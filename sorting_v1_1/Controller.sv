==> flow/design.v <==
module Controller (
    input logic clk,
    input logic reset,
    input logic [3:0] i_count,
    input logic [3:0] j_count,
    input logic swap,
    output logic i_enable,
    output logic j_enable,
    output logic ram_we,
    output logic done
);
    parameter N = 8;  
    typedef enum logic [1:0] {
        IDLE,
        LOAD,
        COMPARE,
        SWAP
    } state_t;
    state_t state, next_state;
    always_ff @(posedge clk or posedge reset) begin
        if (reset)
            state <= IDLE;
        else
            state <= next_state;
    end
    always_comb begin
        next_state = state;
        i_enable = 0;
        j_enable = 0;
        ram_we = 0;
        done = 0;
        case (state)
            IDLE: begin
                if (!reset)
                    next_state = LOAD;
            end
            LOAD: begin
                i_enable = 1;
                if (i_count < N-1)
                    next_state = COMPARE;
                else
                    done = 1;
            end
            COMPARE: begin
                j_enable = 1;
                if (swap)
                    next_state = SWAP;
                else if (j_count < N-i_count-1)
                    next_state = COMPARE;
                else
                    next_state = LOAD;
            end
            SWAP: begin
                ram_we = 1;
                next_state = COMPARE;
            end
        endcase
    end
endmodule
### Step by step through the tools: Controller

Tool output for the design above, in the order of the flow.
Line numbers count from 1 in the design file above.
Operators carry their Yosys type and port widths (W data, S select, Z words).
The mark - stands for no value.

| design | value |
|---|---|
| top module | Controller |
| clock port | clk |
| cell library | sky130hd |
| timing corner | tt_025C_1v80 |

### Elaborated design

Counts by Yosys on the flattened word-level netlist (proc, flatten, opt, wreduce; memories kept). Register bits leave out memories and registers merged into their read ports (data or address). Print and check cells are left out. Cells with the same type and inputs are merged into one.

| operators by class | value |
|---|---|
| add/subtract/negate cells | 2 |
| order comparisons | 2 |
| equality and inequality tests | 5 |
| mux-type cells | 10 |
| reduce/logical cells | 5 |

Operator list:

| kind | number |
|---|---|
| $lt A4 B32 Y1 | 1 |
| $reduce_or A3 Y1 | 3 |
| $pmux W2 S4 | 1 |
| $pmux W1 S2 | 4 |
| $mux W2 | 4 |
| $sub A5 B2 Y6 const B | 1 |
| $sub A4 B4 Y5 const A | 1 |
| $eq A2 B2 Y1 const B | 2 |
| $ne A2 B2 Y1 const B | 2 |
| $lt A4 B3 Y1 const B | 1 |
| $eq A2 B1 Y1 const B | 1 |
| $logic_not A2 Y1 | 1 |
| $reduce_and A2 Y1 | 1 |
| $mux W1 | 1 |

| storage and ports | value |
|---|---|
| register bits | 2 |
| output and inout port bits | 4 |
| cells after elaboration | 25 |

### Longest topological paths

Depth = most cells in a row (Yosys ltp): at word level without a register or memory, in the mapped netlist without a sequential cell, where the memories' decode and read muxes count.

| depth | value |
|---|---|
| word-level depth | 6 |
| ABC_AREA | 1 |
| mapped depth | 15 |
| mapped depth without buffers | 15 |

### Netlist

Yosys stat after the flow's synthesis: flattened, memories mapped to cells. It holds for the ABC_AREA given above (unset counts as 0); a run with the other value may have another netlist.

Cells by type:

| cell type | number |
|---|---|
| sky130_fd_sc_hd__dfrtp_1 | 3 |
| sky130_fd_sc_hd__ha_1 | 5 |
| sky130_fd_sc_hd__inv_1 | 13 |
| sky130_fd_sc_hd__nand2_1 | 13 |
| sky130_fd_sc_hd__dfstp_2 | 1 |
| sky130_fd_sc_hd__xor2_1 | 2 |
| sky130_fd_sc_hd__nand2_2 | 2 |
| sky130_fd_sc_hd__nor2_1 | 3 |
| sky130_fd_sc_hd__nor2_4 | 1 |
| sky130_fd_sc_hd__a21oi_1 | 2 |
| sky130_fd_sc_hd__nand3_1 | 2 |
| sky130_fd_sc_hd__nor3_1 | 2 |
| sky130_fd_sc_hd__o21ai_0 | 2 |
| sky130_fd_sc_hd__o21ai_2 | 1 |
| sky130_fd_sc_hd__or2_4 | 1 |
| sky130_fd_sc_hd__a21o_1 | 1 |
| sky130_fd_sc_hd__a22oi_1 | 1 |
| sky130_fd_sc_hd__nand4_1 | 1 |

Not listed: further types 2, cells in them 2.

| synthesis totals | value |
|---|---|
| cells in the netlist | 58 |
| cell area after synthesis | 0.0004029 mm^2 |
| sequential part of the area | 0.0001013 mm^2 |
| mapped flip-flops | 4 |
| buffers | 1 |

### Worst setup path after synthesis

Source: OpenSTA report_checks on the synthesized netlist (no wires, ideal clock, input and output delay 20% of the period each), path of least setup slack; recovery checks are left aside. Register names are those of the netlist, which keeps one name where synthesis merged equal registers.

| timing path post-synthesis | value |
|---|---|
| path type | input-to-reg |
| start point | input i_count[0] |
| end point | register state |
| clock period | 3.11 ns |
| input delay | 0.622 ns |
| library setup time | 0.121 ns |
| time at the first pin | 0.622 ns |
| data arrival time | 2.044 ns |
| data required time | 2.989 ns |
| path slack | 0.945 ns |
| delay of the path | 1.543 ns |
| stages | 10 |
| buffers on the path | 0 |
| period reached after synthesis | 2.165 ns |

"delay of the path" = arrival - input delay + setup time.
"stages": output pins that drive a net of the path, with the launching flip-flop's if there is one; two outputs of one cell count as two.
"period reached after synthesis" is the clock period less the worst setup slack; recovery checks do not enter. This is arithmetic on one report: input and output delays are still those of the set period (20% each).
An end named without its bit number is one bit of that signal or, where synthesis recoded a state register, one of its new flip-flops.
The rows between start and end are the longest chain of elaborated cells between them; the timing report does not say that the signal goes this way. Where chains are equally long, one stands for them.
A line is the first line of the expression or statement that the cell stems from. Yosys adds cells for indexed reads and writes and turns some case tables into memories.

| between the ends, post-synthesis | value |
|---|---|
| cells stage by stage | sky130_fd_sc_hd__inv_1 > sky130_fd_sc_hd__ha_1 > sky130_fd_sc_hd__or2_4 > sky130_fd_sc_hd__nor2_4 > sky130_fd_sc_hd__xor2_1 > sky130_fd_sc_hd__ha_1 > sky130_fd_sc_hd__a21oi_1 > sky130_fd_sc_hd__nand2_1 > sky130_fd_sc_hd__nand4_1 > sky130_fd_sc_hd__nand2_1 |
| length of the longest elaborated chain | 6 |
| elaborated cells between the ends (all ways) | 10 |
| source lines of those cells | 4 |
| those cells by class | add/sub (2); compare (2); eq/ne (1); mux (4); reduce/logical (1) |

Ends and longest elaborated chain, post-synthesis:

| what | line | text |
|---|---|---|
| start, declared | 4 | `input logic [3:0] i_count,` |
| $sub A4 B4 Y5 | 48 | `else if (j_count < N-i_count-1)` |
| $sub A5 B2 Y6 | 48 |  |
| $lt A4 B32 Y1 | 48 |  |
| $mux W2 | 48 |  |
| $mux W2 | 46 | `if (swap)` |
| $pmux W2 S4 | 32 | `case (state)` |
| end, assigned | 22 | `state <= IDLE;` |
| end, assigned | 24 | `state <= next_state;` |
| end, declared | 19 | `state_t state, next_state;` |

==> runs of Controller <==
module Controller, platform sky130hd, 2 stored runs of the flow under differing settings, order arbitrary. Input and output delays are each 20% of the period that was set; the output load is 0.01 pF.
Among the settings, -- means not set for that run.

| run name | period_ns | CORE_UTILIZATION | SETUP_SLACK_MARGIN | CORE_ASPECT_RATIO | CELL_PAD_IN_SITES_GLOBAL_PLACEMENT | TNS_END_PERCENT | ABC_AREA | CTS_CLUSTER_SIZE | CAP_MARGIN | CORE_MARGIN | SLEW_MARGIN | PLACE_DENSITY | HOLD_SLACK_MARGIN | CELL_PAD_IN_SITES_DETAIL_PLACEMENT | GPL_TIMING_DRIVEN | CTS_CLUSTER_DIAMETER | MIN_ROUTING_LAYER |
|---|---|---|---|---|---|---|---|---|---|---|---|---|---|---|---|---|---|
| run 1 | 3.95 | 40 | 0.26 | 0.68 | 0 | 10 | 1 | 91 | 20 | 2 | 20 | -- | -- | -- | -- | -- | -- |
| run 2 | 3.41 | 66 | 0.76 | -- | -- | -- | -- | -- | 20 | 8 | 10 | 0.79 | 0.16 | 0 | 0 | 184 | met1 |

Run 1: no final report: floorplanning broke off with PDN-0185
Run 2: no final report: floorplanning broke off with PDN-0185
