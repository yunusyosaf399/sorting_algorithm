==> flow/design.v <==
module controller (
    input wire clk,          
    input wire rst,          
    input wire start,        
    input wire AgtB,         
    input wire zi,           
    input wire zj,           
    output wire Wr,          
    output wire Li,          
    output wire Ei,          
    output wire Lj,          
    output wire Ej,          
    output wire EA,          
    output wire EB,          
    output wire Bout,        
    output wire Csel,        
    output wire done         
);
    reg [2:0] state;  
    localparam S0 = 3'b000,
               S1 = 3'b001,
               S2 = 3'b010,
               S3 = 3'b011,
               S4 = 3'b100,
               S5 = 3'b101,
               S6 = 3'b110,
               S7 = 3'b111;
    always @(posedge clk or posedge rst) begin
        if (rst) begin
            state <= S0;  
        end else begin
            case (state)
                S0: if (start) state <= S1; else state = S0;     
                S1: state <= S2;                                 
                S2: state <= S3;                                 
                S3: if (AgtB) state <= S4;                       
                    else 
                        if (zj) 
                            if (zi)
                                state <= S7;
                            else 
                                state <= S1;
                        else
                            state <= S2;
                S4: state <= S5;                                 
                S5: state <= S6;                                 
                S6: if (zj) 
                        if (zi) 
                            state <= S7; 
                        else 
                            state <= S1;
                    else 
                        state <= S2;
                S7: if (start) state <= S0; else state <= S7;    
                default: state <= S0;                            
            endcase
        end
    end
    assign Wr = ((state == S4) || (state == S5)) ? 1'b1 : 1'b0;
    assign Li = (state == S0);
    assign Ei = (state == S0) || ((state == S6) && zj && !zi);
    assign Lj = (state == S1) ? 1'b1 : 1'b0;
    assign Ej = (state == S1) || ((state == S6) && !zj);
    assign EA = (state == S1) || (state == S6);
    assign EB = (state == S2);
    assign Bout = (state == S4);
    assign Csel = (state == S2) || (state == S5);
    assign done = (state == S7);
endmodule
module counter #(
    parameter N = 4  
)(
    input wire clk,
    input wire rst,
    input wire ld,         
    input wire en,         
    input wire [N-1:0] d,  
    output reg [N-1:0] q   
);
   always @(posedge clk) begin
    if (rst) begin
        q <= 0;  
    end else begin
        if (ld) begin
            q <= d;  
        end else if (en) begin
            q <= q + 1;  
        end
    end
end
endmodule
module datapath #( 
    parameter N = 8,  
    parameter L = 4   
) (
    input wire clk,            
    input wire rst,            
    input wire start,          
    input wire Rd,             
    input wire WrInit,         
    input wire [L-1:0] RAddr,  
    input wire [N-1:0] DataIn, 
    input wire Wr,             
    input wire Li,             
    input wire Ei,             
    input wire Lj,             
    input wire Ej,             
    input wire EA, EB,         
    input wire Csel,           
    input wire Bout,           
    output wire [N-1:0] DataOut,  
    output wire zi, 
    output wire zj,
    output wire AgtB
);
    localparam K = 16;
    wire [L-1:0] cntr_i, cntr_j, mux1_out, mux2_out, addr;
    wire [N-1:0] regA_out, regB_out, mux3_out, mux4_out, ABmux, din, Mij;
    wire we;
    counter #(.N(L)) counter_inst1 (.clk(clk), .rst(rst), .ld(Li), .en(Ei), .d({L{1'b0}}), .q(cntr_i));
    assign zi = (cntr_i == K-2) ? 1'b1 : 1'b0;
    counter #(.N(L)) counter_inst2 (.clk(clk), .rst(rst), .ld(Lj), .en(Ej), .d(cntr_i + 1), .q(cntr_j));
    assign zj = (cntr_j == K-1) ? 1'b1 : 1'b0;
    assign mux1_out = (Csel == 1'b0) ? cntr_i : cntr_j;
    assign mux2_out = (start) ? mux1_out : RAddr;
    assign mux3_out = (start == 1'b0) ? DataIn : ABmux;
    assign mux4_out = (Bout == 1'b0) ? regA_out : regB_out;
    assign addr = mux2_out;
    assign din = mux3_out;
    assign ABmux = mux4_out;
    assign we = WrInit | Wr;
    RAM #(.addr_width(L), .data_width(N)) RAM_inst (.clk(clk), .rst(rst), .we(we), .addr(addr), .din(din), .dout(Mij));
    regn #(.N(N)) reg_A (.clk(clk), .rst(rst), .en(EA), .d(Mij), .q(regA_out));
    regn #(.N(N)) reg_B (.clk(clk), .rst(rst), .en(EB), .d(Mij), .q(regB_out));
    assign AgtB = (regA_out > regB_out);
    assign DataOut = (Rd) ? Mij : {N{1'bz}};
endmodule
module RAM #(
    parameter addr_width = 2,   
    parameter data_width = 8    
)(
    input wire clk,                      
    input wire rst,                      
    input wire we,                       
    input wire [addr_width-1:0] addr,    
    input wire [data_width-1:0] din,     
    output wire [data_width-1:0] dout    
);
    reg [data_width-1:0] ram_memory [0:(2**addr_width)-1];
    reg [addr_width-1:0] addr_reg;
    integer i;
    always @(posedge clk) begin
        if (rst) begin
            for (i = 0; i < (2**addr_width); i = i + 1) begin
                ram_memory[i] <= 0;
            end
        end else if (we) begin
            ram_memory[addr] <= din;  
        end
        addr_reg <= addr;             
    end
    assign dout = ram_memory[addr_reg];
endmodule
module regn #(parameter N = 16) (  
    input wire clk,                
    input wire rst,                
	input wire en,
    input wire [N-1:0] d,          
    output reg [N-1:0] q           
);
    always @(posedge clk or posedge rst) begin
        if (rst) begin
            q <= 0;  
        end else if (en) begin
            q <= d;  
        end
    end
endmodule
module sorting_top #(
    parameter N = 8,
    parameter L = 4
)(
    input wire clk,
    input wire rst,
    input wire Rd,
    input wire WrInit,
    input wire [L-1:0] RAddr,
    input wire [N-1:0] DataIn,
    input wire start,
    output wire [N-1:0] DataOut,
    output wire done
);
    wire Wr, Li, Ei, Lj, Ej, EA, EB, Csel, Bout;
    wire zi, zj, AgtB;
    datapath #(.N(N), .L(L)) dp (
        .clk(clk), .rst(rst), .start(start), .Rd(Rd), .WrInit(WrInit), .RAddr(RAddr), .DataIn(DataIn),
        .Wr(Wr), .Li(Li), .Ei(Ei), .Lj(Lj), .Ej(Ej), .EA(EA), .EB(EB), .Csel(Csel), .Bout(Bout),
        .DataOut(DataOut), .zi(zi), .zj(zj), .AgtB(AgtB)
    );
    controller ctrl (
        .clk(clk), .rst(rst), .start(start), .AgtB(AgtB), .zi(zi), .zj(zj),
        .Wr(Wr), .Li(Li), .Ei(Ei), .Lj(Lj), .Ej(Ej), .EA(EA), .EB(EB), .Bout(Bout), .Csel(Csel), .done(done)
    );
endmodule
# Reports on sorting_top
# Tool output for the design above, in the order of the flow.
# Lines are those of the file above, counted from 1.
# Library cell names are shortened.
# The mark - stands for no value.
# inputs
design	sorting_top
clk_port	clk
cell_library	sky130hd
lib_corner	tt_025C_1v80

# Word-level counts
# Counts by Yosys on the flattened word-level netlist (proc, flatten, opt, wreduce; memories kept). Register bits leave out memories and registers merged into their read ports (data or address). Print and check cells are left out. Cells with the same type and inputs are merged into one.
# Yosys's memory passes give these memory sizes; they may raise the number of words (mostly to a power of two), join words into wider ones and drop unused or constant bits.
# word_totals
register_bits	27
mem_bits_rw	128
mem_count	1
in_bits	17
out_inout_bits	9
elab_cells	56
# mem_list
memory	words	width	line	rtl
dp.RAM_inst.ram_memory	16	8	149	reg [data_width-1:0] ram_memory [0:(2**addr_width)-1];
# op_classes
n_addsub	2
n_cmp	1
eq_ne	9
n_mux	24
logic	1
reduce_and_logical	13
# ops
operator	count
2-to-1 mux 8 bit	5
case mux 3 bit (select 8 bit)	1
2-to-1 mux 4 bit	6
== test 3 bit (second input constant)	4
2-to-1 mux 3 bit	4
adder 4 x 1 -> 4 bit (second input constant)	2
== test 4 bit (second input constant)	2
greater-than comparator 8 bit	1
2-to-1 mux 1 bit	8
== test 3 x 2 -> 1 bit (second input constant)	2
logical OR 1 bit	5
logical AND 1 bit	3
== test 3 x 1 -> 1 bit (second input constant)	1
logical NOT 3 bit	1
logical NOT 1 bit	2
nonzero test 2 bit	1
OR reduction 2 bit	1
bitwise OR 1 bit	1

# Logic depth
# Longest topological path by Yosys (ltp), each cell counted once; first at word level (registers and memories cut), then after technology mapping (sequential cells cut; the memories' decode and read muxes count).
# logic_depth
ltp_word	7
abc_area	1
depth_mapped	14
mapped_depth_nobuf	14

# Synthesis result
# Yosys stat after the flow's synthesis: flattened, memories mapped to cells. It holds for the ABC_AREA given above (unset counts as 0); a run with the other value may have another netlist.
# Totals and module areas in this step are rounded.
# types
cell_type	count	type_area_um2
edfxtp_1	128	3.84E+03
dfrtp_1	23	575.552
nor2_1	140	525.504
nand2_1	137	514.243
inv_1	93	349.085
o211ai_1	37	277.766
nand3_1	53	265.254
dfxtp_1	12	240.23
a21oi_1	45	225.216
o21ai_0	45	225.216
ha_1	11	137.632
nand2_2	14	87.584
clkbuf_1	22	82.579
nor2_4	7	78.826
buf_2	12	60.058
nand2_4	5	56.304
o21ai_1	10	50.048
xor2_1	4	35.034
# Other cell types: 18; their cells: 30.
# mapped
cells	828
area_um2	7900
sequential_area_um2	4700
flip_flops	164
n_buf	40

# Timing after synthesis
# OpenSTA on the mapped netlist: ideal clock, no wires. The path of least setup slack (recovery checks aside). Input and output delay are each 20% of the period. Register names are those of the netlist, which keeps one name where synthesis merged equal registers.
# synth_timing
kind	in2reg
start	input rst
end	memory dp.RAM_inst.ram_memory[0][0]
clock_period_ns	3.52
input_delay_ns	0.704
setup_ns	0.356
t_first_pin_ns	0.704
arrival_time_ns	2.356
t_required_ns	3.164
setup_slack_ns	0.807
path_delay_ns	2.008
driving_pins	4
path_buffers	2
synth_period_reached_ns	2.713
# "path_delay_ns" = arrival - input delay + setup time.
# "driving_pins" counts driving pins, that of a launching flip-flop among them; a cell with two outputs on the path counts twice.
# "synth_period_reached_ns" = period - worst setup slack (recovery checks aside). The figure is calculated, with input and output delays left at 20% of the set period.
# The rows between start and end are the longest chain of elaborated cells between them; the timing report does not say that the signal goes this way. Where chains are equally long, one stands for them.
# Each line given opens the expression or statement behind the cell; cells for indexed reads and writes are added by Yosys, which also makes memories of some case tables.
# The path ends at the enable pin of a flip-flop; only ways to that pin are counted.
# synth_between
path_cell_list	inv_1 -> clkbuf_1 -> clkbuf_1 -> nand2_1
elab_chain_len	1
cone_cells	3
cone_lines	1
cone_classes	3 x mux
# synth_rtl
item	line	rtl
start, declared	184	input wire rst,
2-to-1 mux 4 bit	153	if (rst) begin
end, declared	149	reg [data_width-1:0] ram_memory [0:(2**addr_width)-1];

# Worst path after layout
# Path of least setup slack in the final report of entry A (OpenROAD, finished layout, wires in). Where an end is a register, its clock arrival counts in the times.
# layout_timing
kind	reg2out
start	register (name not given)
end	output DataOut[3]
clock_period_ns	2.32
out_delay_ns	0.46
t_first_pin_ns	0.42
arrival_time_ns	1.84
t_required_ns	1.86
setup_slack_ns	0.02
driving_pins	8
path_buffers	3
# layout_between
path_cell_list	dfxtp_4 -> buf_6 -> buf_16 -> o211ai_1 -> nand3_1 -> nand3_2 -> nand2_4 -> buf_6
# layout_rtl
item	line	rtl
end, declared	190	output wire [N-1:0] DataOut,
# Chain of elaborated cells between the ends: none given.

# Flow measurements of sorting_top on sky130hd: 2 stored runs with different settings, listed in no order. Input and output delays are each 20% of the period that was set; the output load is 0.01 pF.
# "period_less_ws_ns" means the clock period less the worst setup slack. The figure is calculated, with input and output delays left at 20% of the set period.
# "worst_path_ns" = time allowed to the worst setup path (clock period - input delay - output delay, where it has them) - its slack; a late launch clock adds to it, a late capture clock takes from it.
# "power_uw" rests on the timing tool's default activity at the inputs, not on a simulated workload.
# Results are given in rounded form.
# Among the settings, . means not set for that run.
run name	period_ns	CORE_UTILIZATION	SETUP_SLACK_MARGIN	PLACE_DENSITY_LB_ADDON	CORE_MARGIN	CELL_PAD_IN_SITES_DETAIL_PLACEMENT	ABC_AREA	MIN_ROUTING_LAYER	MAX_ROUTING_LAYER	CAP_MARGIN	SLEW_MARGIN	ys_area_um2	die_footprint_um2	finalCellArea_um2	finish.utilization_frac	worstSetupSlack_ns	setupTns_ns	hold_ws_ns	power_uw	period_less_ws_ns	worst_path_ns	path_kind
entry A	2.32	47	0.22	0.13	8	0	1	met1	met5	20	20	7900	21000	9800	0.6	0.017	0.000	0.44	9500	2.303	1.84	reg2out
entry B	1.73	40	.	.	2	.	.	.	.	20	20	7600	20000	11000	0.6	-0.74	-100	0.54	9200	2.473	2.13	reg2out
